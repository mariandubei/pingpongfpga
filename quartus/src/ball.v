==> flow/design.v <==
module ball(
	input clk,clk_1ms,reset,
	input [9:0] x, y,
	output ball_on,
	output [23:0] rgb_ball,
	input [9:0] x_paddle1, x_paddle2, y_paddle1, y_paddle2,
	output reg [3:0]  p1_score, p2_score,
	input [1:0] game_state
	);
	localparam H_ACTIVE	= 640;
	localparam V_ACTIVE	= 480;
	localparam ball_width = 16;  
	localparam ball_height = 16; 
	localparam paddlewidth = 16;
	localparam paddleheight = 80;
	integer dx = 1, dy = 1;
	reg [9:0] x_ball, y_ball;
	always @ (posedge clk_1ms)
	begin
		if(!reset)
		begin
			x_ball <= H_ACTIVE/2;
			y_ball <= V_ACTIVE/2;
			p1_score <= 0;
			p2_score <= 0;	
		end
		else if (game_state == 2'b01)
		begin
			if (y_ball == (ball_height/2)+1) 
				dy = dy*-1;
			if (y_ball == (V_ACTIVE-(ball_height/2)-1)) 
				dy = dy*-1;
			if (x_ball > (x_paddle2-ball_width/2) && y_ball > (y_paddle2 - paddleheight/2) && y_ball < (y_paddle2 + paddleheight/2))
				dx = dx*-1;
			if (x_ball < (x_paddle1+ball_width/2) && y_ball > (y_paddle1 - paddleheight/2) && y_ball < (y_paddle1 + paddleheight/2))
				dx = dx*-1;
			if (x_ball == (H_ACTIVE -ball_width/2)) 
			begin 
				x_ball <= H_ACTIVE/2;
				y_ball <= V_ACTIVE/2;
				dy = dy*-1;
				dx = dx*-1; 
				p1_score <= p1_score+1;
			end
			else if (x_ball == 0) 
			begin 
				x_ball <= H_ACTIVE/2;
				y_ball <= V_ACTIVE/2;
				dy = dy*-1;
				dx = dx*-1;
				p2_score <= p2_score+1;
			end
			else
			begin
				x_ball <= x_ball + dx;
				y_ball <= y_ball - dy;	
			end
		end
		else  
		begin
			x_ball <= x_ball;
			y_ball <= y_ball;
		end	
	end
	assign ball_on = (x >= x_ball-(ball_width/2) && x <= x_ball+(ball_width/2) && y >= y_ball-(ball_height/2) && y <= y_ball+(ball_height/2))?1:0;
	assign rgb_ball = 24'b111111111111111111111111; 
endmodule
# Reports on ball
# The steps from the RTL of ball to its reports follow in flow order.
# Lines are those of the file above, counted from 1.
# Operators: Yosys type, input widths -> output width; for muxes data width and select width s.
# Cell names lack the library's common part.
# A cell with - has no value.
dict set report design {
  design {ball}
  clock {clk_1ms}
  library {sky130hd}
  lib_corner {tt_025C_1v80}
}

# Elaborated design
# Counts by Yosys on the flattened word-level netlist (proc, flatten, opt, wreduce; memories kept). Register bits leave out memories and registers merged into their read ports (data or address). Print and check cells are left out. Cells with the same type and inputs are merged into one.
dict set report word_totals {
  reg_bits 92
  output_inout_bits 33
}
dict set report classes {
  n_addsub 20
  n_cmp 10
  equal 4
  n_mux 21
  n_logic 1
  reduce_logical 11
}
# operator n
set ops {}
lappend ops {{$mux 32} 16}
lappend ops {{$neg 32->32} 6}
lappend ops {{$gt 10x32->1} 3}
lappend ops {{$ge 10x32->1} 2}
lappend ops {{$mux 10} 4}
lappend ops {{$lt 10x11->1} 3}
lappend ops {{$add 10x4->11 const B} 3}
lappend ops {{$sub 10x4->11 const B} 3}
lappend ops {{$le 10x11->1} 2}
lappend ops {{$add 10x6->11 const B} 2}
lappend ops {{$sub 10x6->11 const B} 2}
lappend ops {{$add 10x10->10} 1}
lappend ops {{$sub 10x10->10} 1}
lappend ops {{$eq 10x10->1 const B} 1}
lappend ops {{$eq 10x4->1 const B} 1}
lappend ops {{$eq 10x9->1 const B} 1}
lappend ops {{$logic_not 10->1} 1}
lappend ops {{$add 4x1->4 const B} 2}
lappend ops {{$logic_and 1x1->1} 7}
lappend ops {{$reduce_and 2->1} 2}
lappend ops {{$reduce_and 3->1} 1}
lappend ops {{$eq 2x1->1 const B} 1}
lappend ops {{$not 1->1} 1}
lappend ops {{$mux 1} 1}

# Longest topological paths
# Yosys ltp: most cells in a row. Word level: on the elaborated netlist, between registers, memories and ports. Mapped: between sequential cells and ports; inverters and the memories' decode and read muxes count.
dict set report logic_depth {
  word_depth 14
  abc_area 0
  depth_mapped 24
  depth_no_buf 24
}

# Mapped cells and area
# The flow's flattened synthesis, as Yosys stat reports it; memories are mapped. The netlist is that of the ABC_AREA named above (0 if unset); the other value can give another one.
dict set report synth_totals {
  cell_count 681
  mapped_area_um2 5779.3
  seqArea_um2 1101.1
  flip_flops 46
}
# type n type_area_um2
set types {}
lappend types {ha_1 111 1.39E+03}
lappend types {xor2_1 65 569.296}
lappend types {dfxtp_1 28 560.538}
lappend types {edfxtp_1 18 540.518}
lappend types {xnor2_1 40 350.336}
lappend types {a21oi_1 40 200.192}
lappend types {buf_4 25 187.68}
lappend types {nor2_1 50 187.68}
lappend types {nand2_1 42 157.651}
lappend types {inv_1 41 153.898}
lappend types {o21ai_0 23 115.11}
lappend types {nand3_1 19 95.091}
lappend types {o21a_1 12 90.086}
lappend types {nand4_1 14 87.584}
lappend types {nor3_1 16 80.077}
lappend types {clkbuf_1 17 63.811}
lappend types {a21o_1 8 60.058}
lappend types {nor2b_1 8 50.048}
# Not listed: further types 48, cells in them 104.

# Worst setup path after synthesis
# Path of least setup slack by OpenSTA after synthesis, without wires, with an ideal clock, recovery checks aside; 20% of the period is set as input and as output delay. Where synthesis merged equal registers, the netlist keeps one of their names.
dict set report synth_timing {
  kind {input -> register}
  startpoint {input y_paddle2[6]}
  endpoint {register x_ball[9]}
  clock_period_ps 6810
  input_delay_ps 1362
  setup_time_ps 115
  launch_ps 1362
  arrival_time_ps 5518
  required_ps 6695
  setup_slack_ps 1178
  delay_ps 4271
  path_stages 22
  path_buffers 1
  period_less_setup_slack_ps 5632
}
# "delay_ps" is the arrival time less input delay plus setup time.
# "path_stages" counts driving pins, that of a launching flip-flop among them; a cell with two outputs on the path counts twice.
# "period_less_setup_slack_ps" = period - worst setup slack (recovery checks aside). The figure is calculated, with input and output delays left at 20% of the set period.
# The rows between start and end are the longest chain of elaborated cells between them; the timing report does not say that the signal goes this way. Where chains are equally long, one stands for them.
# A line is the first line of the expression or statement that the cell stems from. Yosys adds cells for indexed reads and writes and turns some case tables into memories.
# At most two assigning lines are given for a register; there are more.
dict set report synth_via {
  cell_sequence {clkbuf_1 > nand2_1 > nor2_1 > xnor2_1 > ha_1 > a21o_1 > a21oi_1 > a31oi_1 > nor4_1 > nand4b_1 > xor2_4 > xor2_1 > ha_1 > a21o_1 > a211oi_1 > o21ai_0 > a31o_2 > a21oi_1 > xor2_1 > xnor2_1 > nor3b_1 > o21a_1}
  elab_chain_len 14
  cells_between 16
  cone_lines 8
  cone_classes {add/sub: 4; compare: 2; mux: 8; reduce/logical: 2}
}
# item line_no
set synth_rtl {}
lappend synth_rtl {{from (decl)} 6} ;# input [9:0] x_paddle1, x_paddle2, y_paddle1, y_paddle2,
lappend synth_rtl {{$sub 10x6->11} 33} ;# if (x_ball > (x_paddle2-ball_width/2) && y_ball > (y_paddle2 - paddleheight/2) && y_ball < (y_paddle2 + paddle ...
lappend synth_rtl {{$gt 10x32->1} 33}
lappend synth_rtl {{$logic_and 1x1->1 x2} 33}
lappend synth_rtl {{$mux 32} 33}
lappend synth_rtl {{$mux 32} 27} ;# else if (game_state == 2'b01)
lappend synth_rtl {{$mux 32} 20} ;# if(!reset)
lappend synth_rtl {{$neg 32->32} 36} ;# dx = dx*-1;
lappend synth_rtl {{$mux 32} 35} ;# if (x_ball < (x_paddle1+ball_width/2) && y_ball > (y_paddle1 - paddleheight/2) && y_ball < (y_paddle1 + paddle ...
lappend synth_rtl {{$mux 32} 27}
lappend synth_rtl {{$mux 32} 20}
lappend synth_rtl {{$add 10x10->10} 55} ;# x_ball <= x_ball + dx;
lappend synth_rtl {{$mux 10} 45} ;# else if (x_ball == 0)
lappend synth_rtl {{$mux 10} 37} ;# if (x_ball == (H_ACTIVE -ball_width/2))
lappend synth_rtl {{to (assign)} 39} ;# x_ball <= H_ACTIVE/2;
lappend synth_rtl {{to (assign)} 47} ;# x_ball <= H_ACTIVE/2;
lappend synth_rtl {{to (decl)} 17} ;# reg [9:0] x_ball, y_ball;

# Path in the finished layout
# From the final timing report of record 1: the path of least setup slack in the routed layout; clock arrival at registers is part of the times.
# The path's times are printed in steps of 10 ps; the period is the one set.
dict set report layout_timing {
  kind {input -> register}
  startpoint {input x_paddle2[5]}
  endpoint {register x_ball[9]}
  clock_period_ps 5020
  input_delay_ps 1000
  setup_time_ps 50
  launch_ps 1000
  arrival_time_ps 5550
  required_ps 5250
  setup_slack_ps -300
  path_stages 22
  path_buffers 1
}
# The rows between start and end are the longest chain of elaborated cells between them; the timing report does not say that the signal goes this way. Where chains are equally long, one stands for them.
# At most two assigning lines are given for a register; there are more.
dict set report layout_via {
  cell_sequence {buf_2 > nor2_4 > nand2_4 > or3_4 > xor2_2 > ha_1 > nand4_1 > nor3_2 > nor4_1 > nand4b_1 > xor2_4 > xor2_2 > ha_1 > a21o_1 > a211oi_2 > o21ai_2 > a31o_2 > a21oi_2 > xor2_1 > xnor2_1 > nor3b_2 > o21a_1}
  elab_chain_len 14
  cells_between 14
  cone_lines 8
  cone_classes {add/sub: 3; compare: 1; mux: 8; reduce/logical: 2}
}
# item line_no
set layout_rtl {}
lappend layout_rtl {{from (decl)} 6} ;# input [9:0] x_paddle1, x_paddle2, y_paddle1, y_paddle2,
lappend layout_rtl {{$sub 10x4->11} 33} ;# if (x_ball > (x_paddle2-ball_width/2) && y_ball > (y_paddle2 - paddleheight/2) && y_ball < (y_paddle2 + paddle ...
lappend layout_rtl {{$gt 10x32->1} 33}
lappend layout_rtl {{$logic_and 1x1->1 x2} 33}
lappend layout_rtl {{$mux 32} 33}
lappend layout_rtl {{$mux 32} 27} ;# else if (game_state == 2'b01)
lappend layout_rtl {{$mux 32} 20} ;# if(!reset)
lappend layout_rtl {{$neg 32->32} 36} ;# dx = dx*-1;
lappend layout_rtl {{$mux 32} 35} ;# if (x_ball < (x_paddle1+ball_width/2) && y_ball > (y_paddle1 - paddleheight/2) && y_ball < (y_paddle1 + paddle ...
lappend layout_rtl {{$mux 32} 27}
lappend layout_rtl {{$mux 32} 20}
lappend layout_rtl {{$add 10x10->10} 55} ;# x_ball <= x_ball + dx;
lappend layout_rtl {{$mux 10} 45} ;# else if (x_ball == 0)
lappend layout_rtl {{$mux 10} 37} ;# if (x_ball == (H_ACTIVE -ball_width/2))
lappend layout_rtl {{to (assign)} 39} ;# x_ball <= H_ACTIVE/2;
lappend layout_rtl {{to (assign)} 47} ;# x_ball <= H_ACTIVE/2;
lappend layout_rtl {{to (decl)} 17} ;# reg [9:0] x_ball, y_ball;

# Top module ball; platform sky130hd; tools Yosys and OpenROAD; 2 stored runs in no particular order. Input and output delays are each 20% of the period that was set; the output load is 0.01 pF.
# "period_reached_ps" = clock period - worst setup slack. The figure is calculated, with input and output delays left at 20% of the set period.
# By "worst_path_ps" is meant the share of the clock period that the worst setup path is allowed (20% is reserved at inputs, 20% at outputs), minus its slack. Clock arrival times at its registers enter into it.
# "total_power_w" rests on the timing tool's default activity at the inputs, not on a simulated workload.
# "worst_path_ps" is known to 10 ps.
run="record 1" settings period_ns=5.02 CORE_UTILIZATION=43 CORE_ASPECT_RATIO=0.66 CORE_MARGIN=6 CELL_PAD_IN_SITES_DETAIL_PLACEMENT=1 GPL_TIMING_DRIVEN=1 MIN_ROUTING_LAYER="met2" CAP_MARGIN=20 SLEW_MARGIN=20
run="record 1" results ys_area_um2=5779.3 hold_worst_slack_ps=531 ws_setup_ps=-301 final_die_area_um2=16426.8 worst_path_ps=4320 worstPathKind="input -> register" finalCellArea_um2=7549.7 period_reached_ps=5321 final_util_pct=59.2 timing.setup.tns_ps=-497 total_power_w=0.002367
run="record 2" settings period_ns=8.42 CORE_UTILIZATION=59 SETUP_SLACK_MARGIN=1.16 PLACE_DENSITY=0.46 TNS_END_PERCENT=5 CAP_MARGIN=5 CORE_MARGIN=2 SLEW_MARGIN=20
run="record 2" results hold_worst_slack_ps=516 ws_setup_ps=1736 final_die_area_um2=10602.8 total_power_w=0.001039 period_reached_ps=6684 final_util_pct=68.1 timing.setup.tns_ps=0 finalCellArea_um2=6563.8 worst_path_ps=5000 worstPathKind="input -> register" ys_area_um2=5779.3
