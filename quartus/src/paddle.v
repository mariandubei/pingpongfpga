==> flow/design.v <==
module paddle(
	input clk_1ms,reset, 
	input button, button1, button2, button3,
	input [9:0] x, y,
	output paddle1_on,paddle2_on,
	output [23:0] rgb_paddle1, rgb_paddle2,
	output reg [9:0] x_paddle1 = L_position + (paddlewidth/2),
	output reg [9:0] y_paddle1 = V_active/2,
	output reg [9:0] x_paddle2 = H_active-(R_position + (paddlewidth/2)),
	output reg [9:0] y_paddle2 = V_active/2
	);
	localparam H_active = 640;
	localparam V_active = 480;
	localparam paddlewidth = 16;
	localparam paddleheight = 80;
	localparam L_position = 20;
	localparam R_position = 20;
	always @ (posedge clk_1ms)
	begin
		if(!reset)
		begin	
			x_paddle1 <= L_position + (paddlewidth/2);
			y_paddle1 <= V_active/2;
		end
		else if (!button && y_paddle1-(paddleheight/2) > 0)
			y_paddle1 <= y_paddle1-1;
		else if (!button1 && y_paddle1+(paddleheight/2) < V_active)
			y_paddle1 <= y_paddle1+1;
		else y_paddle1 <= y_paddle1;
	end
	assign paddle1_on = (x >= x_paddle1-(paddlewidth/2) && x <= x_paddle1+(paddlewidth/2) && y >= y_paddle1-(paddleheight/2) && y < y_paddle1+(paddleheight/2))?1:0;
	assign rgb_paddle1 = 24'b111111110000000000000000; 
	always @ (posedge clk_1ms)
	begin
		if(!reset)
		begin	
			x_paddle2 <= H_active-(R_position + (paddlewidth/2));
			y_paddle2 <= V_active/2;
		end
		else if (!button2 && y_paddle2-(paddleheight/2) > 0)
			y_paddle2 <= y_paddle2-1;
		else if (!button3 && y_paddle2+(paddleheight/2) < V_active )
			y_paddle2 <= y_paddle2+1;
		else y_paddle2 <= y_paddle2;
	end
	assign paddle2_on = (x >= x_paddle2-(paddlewidth/2) && x <= x_paddle2+(paddlewidth/2) && y >= y_paddle2-(paddleheight/2) && y < y_paddle2+(paddleheight/2))?1:0;
	assign rgb_paddle2 = 24'b000000000000000011111111;  
endmodule
### From RTL to reports: paddle

The steps from the RTL of paddle to its reports follow in flow order.
Line numbers count from 1 in the design file above.
Operators: Yosys type, input widths -> output width; for muxes data width and select width s.
Cell names lack the library's common part.
The mark -- stands for no value.

| inputs | value |
|---|---|
| top module | paddle |
| clock port | clk_1ms |
| library | sky130hd |
| corner | tt_025C_1v80 |

### After elaboration

Source: Yosys, flattened and elaborated, memories not mapped. Widths are those after wreduce. Registers that Yosys merges into a memory's read port (data or address) are not register bits. Print and check cells do not count. Equal cells are merged and count once.

| storage and ports | value |
|---|---|
| output and inout port bits | 90 |
| register bits after elaboration | 20 |
| elaborated cells | 44 |

| operators by class | value |
|---|---|
| $add $sub $neg | 8 |
| magnitude comparators | 12 |
| reduce/logical cells | 16 |
| mux-type cells | 6 |

Operators by type and width:

| kind | number |
|---|---|
| $ge 10x32->1 | 2 |
| $gt 32x1->1 const B | 2 |
| $lt 32x9->1 const B | 2 |
| $mux 10 | 4 |
| $lt 10x11->1 | 2 |
| $add 10x6->11 const B | 2 |
| $sub 10x6->11 const B | 2 |
| $add 10x1->10 const B | 2 |
| $sub 10x1->10 const B | 2 |
| $logic_and 1x1->1 | 10 |
| $ge 10x10->1 const B | 1 |
| $le 10x10->1 const B | 1 |
| $ge 10x5->1 const B | 1 |
| $le 10x6->1 const B | 1 |
| $logic_not 1->1 | 4 |
| $reduce_bool 2->1 | 2 |
| $mux 1 | 2 |

### Longest topological paths

Yosys ltp: most cells in a row. Word level: on the elaborated netlist, between registers, memories and ports. Mapped: between sequential cells and ports; inverters and the memories' decode and read muxes count.

| depth | value |
|---|---|
| depth after elaboration | 5 |
| ABC_AREA | 0 |
| mapped depth | 15 |
| gate-level depth less buffers | 15 |

### Synthesis result

The flow's flattened synthesis, as Yosys stat reports it; memories are mapped. The netlist is that of the ABC_AREA named above (0 if unset); the other value can give another one.
The area totals of this step are shown rounded.

Cell types:

| cell | number |
|---|---|
| ha_1 | 52 |
| buf_4 | 69 |
| dfxtp_1 | 20 |
| xor2_1 | 19 |
| nor2_1 | 33 |
| o21ai_0 | 24 |
| xnor2_1 | 13 |
| nand2_1 | 28 |
| a21oi_1 | 20 |
| o211ai_1 | 13 |
| mux2i_1 | 7 |
| inv_1 | 16 |
| o21a_1 | 8 |
| nand3_1 | 11 |
| a211oi_1 | 7 |
| nor2b_1 | 7 |
| fa_1 | 2 |
| nor3_1 | 8 |

Not listed: further types 41, cells in them 78.

| synthesis totals | value |
|---|---|
| mapped cells | 435 |
| mapped flip-flops | 20 |
| buffer cells | 80 |
| sequential area | 0.0004 mm^2 |
| synthesis area | 0.00341 mm^2 |

### Path before layout

Source: OpenSTA report_checks on the synthesized netlist (no wires, ideal clock, input and output delay 20% of the period each), path of least setup slack; recovery checks are left aside. Register names are those of the netlist, which keeps one name where synthesis merged equal registers.

| path after synthesis | value |
|---|---|
| path type | reg2reg |
| from | register y_paddle2[3] |
| to | register y_paddle2[9] |
| required time | 3723 ps |
| stages on the path | 16 |
| slack | 679 ps |
| library setup time | 117 ps |
| delay of the path | 3161 ps |
| arrival time | 3044 ps |
| period | 3840 ps |
| synthesis period reached | 3161 ps |

"delay of the path" is the arrival time less input delay plus setup time.
"stages on the path": output pins that drive a net of the path, with the launching flip-flop's if there is one; two outputs of one cell count as two.
"synthesis period reached" is the clock period less the worst setup slack; recovery checks do not enter. This is arithmetic on one report: input and output delays are still those of the set period (20% each).
Between the ends stands the longest chain of elaborated cells between them, by number of cells; it is not shown to be the way that was timed. Of several equally long chains one is given.
A line is the first line of the expression or statement that the cell stems from. Yosys adds cells for indexed reads and writes and turns some case tables into memories.
At most two assigning lines are given for a register; there are more.

| on the way, after synthesis | value |
|---|---|
| cell sequence | dfxtp_1 -> inv_1 -> ha_1 -> nor2b_1 -> o21ai_0 -> and4bb_2 -> a21o_2 -> inv_2 -> ha_1 -> a211oi_1 -> o21ai_0 -> o221a_2 -> a211oi_1 -> a41oi_1 -> xor2_1 -> nor2_1 |
| cells in the longest elaborated chain | 5 |
| elaborated cells on any way between the ends | 11 |
| classes of those cells | 4 x add/sub; 2 x compare; 2 x mux; 3 x reduce/logical |

Ends and longest elaborated chain, after synthesis:

| item | RTL line | source |
|---|---|---|
| start: declaration | 10 | `output reg [9:0] y_paddle2 = V_active/2` |
| start: assignment | 38 | `y_paddle2 <= V_active/2;` |
| start: assignment | 41 | `y_paddle2 <= y_paddle2-1;` |
| $add 10x6->11 | 42 | `else if (!button3 && y_paddle2+(paddleheight/2) < V_active )` |
| $lt 32x9->1 | 42 |  |
| $logic_and 1x1->1 | 42 |  |
| $mux 10 | 42 |  |
| $mux 10 | 40 | `else if (!button2 && y_paddle2-(paddleheight/2) > 0)` |
| end: assignment | 38 |  |
| end: assignment | 41 |  |
| end: declaration | 10 |  |

### Worst path after layout

Path of least setup slack in the final report of run A (OpenROAD, finished layout, wires in). Where an end is a register, its clock arrival counts in the times.
The report prints the path's times to 10 ps; the period is as set.

| path after layout | value |
|---|---|
| path type | in2out |
| from | input y[7] |
| to | output paddle2_on |
| slack | 350 ps |
| external input delay | 1000 ps |
| required time | 3980 ps |
| stages on the path | 8 |
| arrival time | 3630 ps |
| period | 4980 ps |

Between the ends stands the longest chain of elaborated cells between them, by number of cells; it is not shown to be the way that was timed. Of several equally long chains one is given.

| on the way, after layout | value |
|---|---|
| cell sequence | clkdlybuf4s50_1 -> ha_1 -> a211o_1 -> nor3_1 -> o21ai_0 -> a21o_1 -> a211oi_1 -> clkdlybuf4s50_1 |
| cells in the longest elaborated chain | 4 |
| elaborated cells on any way between the ends | 5 |
| RTL lines with such cells | 1 |
| classes of those cells | 2 x compare; 1 x mux; 2 x reduce/logical |

Ends and longest elaborated chain, after layout:

| item | RTL line | source |
|---|---|---|
| start: declaration | 4 | `input [9:0] x, y,` |
| $ge 10x32->1 | 46 | `assign paddle2_on = (x >= x_paddle2-(paddlewidth/2) && x <= x_paddle2+(paddlewidth/2) && y >= y_paddle2-(paddl ...` |
| $logic_and 1x1->1 (2 in a row) | 46 |  |
| $mux 1 | 46 |  |
| end: declaration | 5 | `output paddle1_on,paddle2_on,` |

Memo
Re: implementation data of paddle

Record of 2 stored runs of the RTL-to-layout flow on paddle, platform sky130hd. The runs are unordered. Constraints: input delay and output delay 20% of the set period each, output load 0.01 pF.
"achieved clock period" = clock period - worst setup slack. The figure is calculated, with input and output delays left at 20% of the set period.
By "time used up by the worst setup path" is meant the share of the clock period that the worst setup path is allowed (20% is reserved at inputs, 20% at outputs), minus its slack. Clock arrival times at its registers enter into it.
"overall power" rests on the timing tool's default activity at the inputs, not on a simulated workload.
"time used up by the worst setup path" is given in steps of 10 ps.
The measured numbers are rounded.
Settings: . = not set for that run.

| name | run A | run B |
|---|---|---|
| period_ns | 4.98 | 3.73 |
| CORE_UTILIZATION | 23 | 62 |
| SETUP_SLACK_MARGIN | -0.12 | . |
| PLACE_DENSITY_LB_ADDON | 0.16 | . |
| CORE_ASPECT_RATIO | 1.64 | . |
| CELL_PAD_IN_SITES_GLOBAL_PLACEMENT | 3 | . |
| CELL_PAD_IN_SITES_DETAIL_PLACEMENT | 2 | . |
| TNS_END_PERCENT | 30 | . |
| MIN_ROUTING_LAYER | met1 | . |
| CAP_MARGIN | 20 | 20 |
| CORE_MARGIN | 2 | 2 |
| SLEW_MARGIN | 20 | 20 |
| synthesized cell area (mm^2) | 0.00341 | 0.00341 |
| die area (mm^2) | 0.0158 | 0.0061 |
| standard-cell area of the final layout (mm^2) | 0.0039 | 0.00386 |
| post-layout utilization | 0.267 | 0.741 |
| worst setup slack after layout (ps) | 352 | 166 |
| final setup TNS (ps) | 0 | 0 |
| worst-case hold slack (ps) | 550 | 550 |
| overall power (uW) | 2230 | 2850 |
| achieved clock period (ps) | 4628 | 3564 |
| time used up by the worst setup path (ps) | 2640 | 2070 |
| class of the worst setup path | in2out | in2out |
