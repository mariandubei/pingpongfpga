==> flow/design.v <==
module render(
	input clk, reset,
	input [9:0] x, y,
	input video_on,
	output [23:0]rgb,
	input clk_1ms,
	input paddle1_on, paddle2_on, ball_on, 
	input [23:0]rgb_paddle1, rgb_paddle2, rgb_ball,
	input [1:0] game_state
	);
	reg [23:0] rgb_reg;
	always @(posedge clk)
	begin
	if (!reset)
		rgb_reg <= 0;
	else
		begin
			if (game_state == 2'b01)
			begin
				if (paddle1_on)
					rgb_reg <= rgb_paddle1;
				else if (paddle2_on)
					rgb_reg <= rgb_paddle2;
				else if (ball_on)
					rgb_reg <= rgb_ball;
				else
					rgb_reg <= 24'b0;
			end
			else if (game_state == 2'b10)
				rgb_reg <= rgb_paddle1;
			else if (game_state == 2'b11)
				rgb_reg <= rgb_paddle2;
			else rgb_reg <= 0;
		end
	end
	assign rgb = (video_on) ? rgb_reg : 8'b0;
endmodule
-- From RTL to reports: render
What the tools print for render, step after step.
Lines are those of the file above, counted from 1.
Operators: Yosys type, input widths -> output width; for muxes data width and select width s.
Cell names lack the library's common part.
A cell with - has no value.
- design top: render
- clock: clk
- cell library: sky130hd
- corner: tt_025C_1v80

-- Word level
Source: Yosys, flattened and elaborated, memories not mapped. Widths are those after wreduce; folded enables and synchronous resets count as part of the registers. Registers that Yosys merges into a memory's read port (data or address) are not register bits. Print and check cells do not count. Equal cells are merged and count once.
- noted flip-flop bits (word level): 24
- noted bits of input ports: 101
- output and inout bits: 24
- eq/ne operators at 3
- noted mux-type cells: 7
- operator list (operator ; number):
    $mux 24 ; 7
    $eq 2x2->1 const B ; 2
    $eq 2x1->1 const B ; 1

-- Logic depth
Depth = most cells in a row (Yosys ltp): at word level without a register or memory, in the mapped netlist without a sequential cell, where the memories' decode and read muxes count.
- depth in word-level cells at 4
- ABC_AREA: 0
- noted gate-level depth with buffers: 5
- noted gate-level depth less buffers: 3

-- Synthesis result
Source: synth_stat.txt of the flow (Yosys; design flattened, memories mapped). It holds for the ABC_AREA given above (unset counts as 0); a run with the other value may have another netlist.
Totals and module areas in this step are rounded.
- standard cells after synthesis: 167
- chip area (Yosys) at 1900 µm²
- sequential area at 480 µm²
- flip-flops at 24
- noted buffers: 19
- cell types (type ; number ; total area (µm²)):
    dfxtp_1 ; 24 ; 480.461
    o32ai_2 ; 20 ; 325.312
    a221oi_2 ; 20 ; 300.288
    mux2i_1 ; 24 ; 240.23
    and2_1 ; 24 ; 150.144
    nor2b_1 ; 24 ; 150.144
    buf_12 ; 2 ; 40.038
    a221oi_1 ; 4 ; 35.034
    o32ai_1 ; 4 ; 35.034
    buf_2 ; 6 ; 30.029
    clkbuf_8 ; 2 ; 27.526
    nand3b_4 ; 1 ; 20.019
    buf_4 ; 2 ; 15.014
    clkbuf_1 ; 4 ; 15.014
    clkbuf_4 ; 2 ; 15.014
    nor2b_4 ; 1 ; 13.763
    buf_6 ; 1 ; 11.261
    and2b_2 ; 1 ; 8.758
    nand2_1 ; 1 ; 3.754

-- Path before layout
Source: OpenSTA report_checks on the synthesized netlist (no wires, ideal clock, input and output delay 20% of the period each), path of least setup slack; recovery checks are left aside. Register names are those of the netlist, which keeps one name where synthesis merged equal registers.
- path kind: in2reg
- start point: in game_state[0]
- end point: reg rgb_reg[0]
- clock period at 1.88 ns
- time at the first pin: 0.376 ns
- noted arrival: 1.107 ns
- noted setup slack: 0.643 ns
- path delay: 0.861 ns
- stages on the path at 4
- path buffers at 2
- period reached after synthesis: 1.237 ns
"path delay" is the arrival time less input delay plus setup time.
"stages on the path": output pins that drive a net of the path, with the launching flip-flop's if there is one; two outputs of one cell count as two.
"period reached after synthesis" is the clock period less the worst setup slack; recovery checks do not enter. This is arithmetic on one report: input and output delays are still those of the set period (20% each).
The rows between start and end are the longest chain of elaborated cells between them; the timing report does not say that the signal goes this way. Where chains are equally long, one stands for them.
Each line given opens the expression or statement behind the cell; cells for indexed reads and writes are added by Yosys, which also makes memories of some case tables.
A register here has more assigning lines than the two given.
- cells stage by stage: buf_4 buf_2 mux2i_1 o32ai_2
- noted length of the longest elaborated chain: 4
- elaborated cells on any way between the ends: 6
- RTL lines with such cells: 3
- those cells by class: eq/ne (3); mux (3)
- RTL lines, path post-synthesis (what ; RTL line ; text):
    start, declared ; 9 ; input [1:0] game_state
    $eq 2x2->1 ; 31 ; else if (game_state == 2'b11)
    $mux 24 ; 31 ;
    $mux 24 ; 29 ; else if (game_state == 2'b10)
    $mux 24 ; 18 ; if (game_state == 2'b01)
    end, assigned ; 21 ; rgb_reg <= rgb_paddle1;
    end, assigned ; 23 ; rgb_reg <= rgb_paddle2;
    end, declared ; 11 ; reg [23:0] rgb_reg;

-- Timing after layout
From the final timing report of flow run 2: the path of least setup slack in the routed layout; clock arrival at registers is part of the times.
- path kind: in2reg
- start point: in paddle2_on
- end point: reg rgb_reg[10]
- clock period at 1.41 ns
- time at the first pin: 0.28 ns
- noted arrival: 1.51 ns
- noted setup slack: 0.06 ns
- stages on the path at 5
- path buffers at 3
The rows between start and end are the longest chain of elaborated cells between them; the timing report does not say that the signal goes this way. Where chains are equally long, one stands for them.
A register here has more assigning lines than the two given.
- cells stage by stage: clkdlybuf4s50_1 buf_4 buf_4 a221oi_2 o32ai_2
- noted length of the longest elaborated chain: 3
- elaborated cells on any way between the ends: 3
- RTL lines with such cells: 3
- those cells by class: mux (3)
- RTL lines, path post-layout (what ; RTL line ; text):
    start, declared ; 7 ; input paddle1_on, paddle2_on, ball_on,
    $mux 24 ; 22 ; else if (paddle2_on)
    $mux 24 ; 20 ; if (paddle1_on)
    $mux 24 ; 18 ; if (game_state == 2'b01)
    end, assigned ; 21 ; rgb_reg <= rgb_paddle1;
    end, assigned ; 23 ; rgb_reg <= rgb_paddle2;
    end, declared ; 11 ; reg [23:0] rgb_reg;

Hand-over note for render

Record of 2 stored runs of the RTL-to-layout flow on render, platform sky130hd. The runs are unordered. Constraints: input delay and output delay 20% of the set period each, output load 0.01 pF.
"reached clock period": clock period set for the run, less the worst setup slack. It is reckoned from that one timing run; input and output delays stay at 20% of the period that was set.
"critical path time" means the part of the period allowed to the worst setup path (the constraints hold back 20% at inputs and 20% at outputs) less its slack; where the path has registers, the arrival times of their clocks count too.
"total power of the final layout" is the tool's figure for a default switching activity; nothing was simulated.
The results are shown rounded.

Flow run 1

==> flow/run.sh <==
#!/bin/bash
# the make line also repeats the synthesis and layout settings of config.mk as NAME=value (left out here)
make -C /OpenROAD-flow-scripts/flow DESIGN_CONFIG=/design/flow/config.mk WORK_HOME=/design/flow/orfs CLKGATE_MAP_FILE= finish
==> flow/config.mk <==
export PLATFORM = sky130hd
export DESIGN_NAME = render
export DESIGN_NICKNAME = render
export VERILOG_FILES = /design/flow/design.v
export SDC_FILE = /design/flow/constraint.sdc
export NUM_CORES = 4
export LEC_CHECK = 0
export CAP_MARGIN = 20
export CELL_PAD_IN_SITES_GLOBAL_PLACEMENT = 3
export CORE_MARGIN = 6
export CORE_UTILIZATION = 59
export GPL_ROUTABILITY_DRIVEN = 0
export PLACE_DENSITY_LB_ADDON = 0.27
export SETUP_SLACK_MARGIN = 0.13
export SLEW_MARGIN = 40
export TNS_END_PERCENT = 75
==> flow/constraint.sdc <==
create_clock -name core_clock -period 0.74 [get_ports {clk}]
set_input_delay 0.1480 -clock core_clock [delete_from_list [all_inputs] [get_ports {clk}]]
set_output_delay 0.1480 -clock core_clock [all_outputs]
set_load 0.01 [all_outputs]

Flow run 1: not finished: placement ended with error FLW-0024.

Flow run 2

==> flow/run.sh <==
#!/bin/bash
# the make line also repeats the synthesis and layout settings of config.mk as NAME=value (left out here)
make -C /OpenROAD-flow-scripts/flow DESIGN_CONFIG=/design/flow/config.mk WORK_HOME=/design/flow/orfs CLKGATE_MAP_FILE= finish
==> flow/config.mk <==
export PLATFORM = sky130hd
export DESIGN_NAME = render
export DESIGN_NICKNAME = render
export VERILOG_FILES = /design/flow/design.v
export SDC_FILE = /design/flow/constraint.sdc
export NUM_CORES = 4
export LEC_CHECK = 0
export CAP_MARGIN = 20
export CORE_MARGIN = 2
export CORE_UTILIZATION = 40
export SLEW_MARGIN = 20
==> flow/constraint.sdc <==
create_clock -name core_clock -period 1.41 [get_ports {clk}]
set_input_delay 0.2820 -clock core_clock [delete_from_list [all_inputs] [get_ports {clk}]]
set_output_delay 0.2820 -clock core_clock [all_outputs]
set_load 0.01 [all_outputs]

Measured in flow run 2:
- noted the worst setup slack after layout: 0.060 ns
- setup TNS: 0.000 ns
- noted the reached clock period: 1.350 ns
- worst hold slack in the final report: 0.54 ns
- die footprint at 5,400 µm²
- noted the utilization in the final report: 0.66
- mapped cell area after synthesis at 1,900 µm²
- total power of the final layout at 1,900 µW
- critical path time: 1.07 ns
- critical path type: in2reg
- standard-cell area of the final layout at 3,100 µm²

End of note.
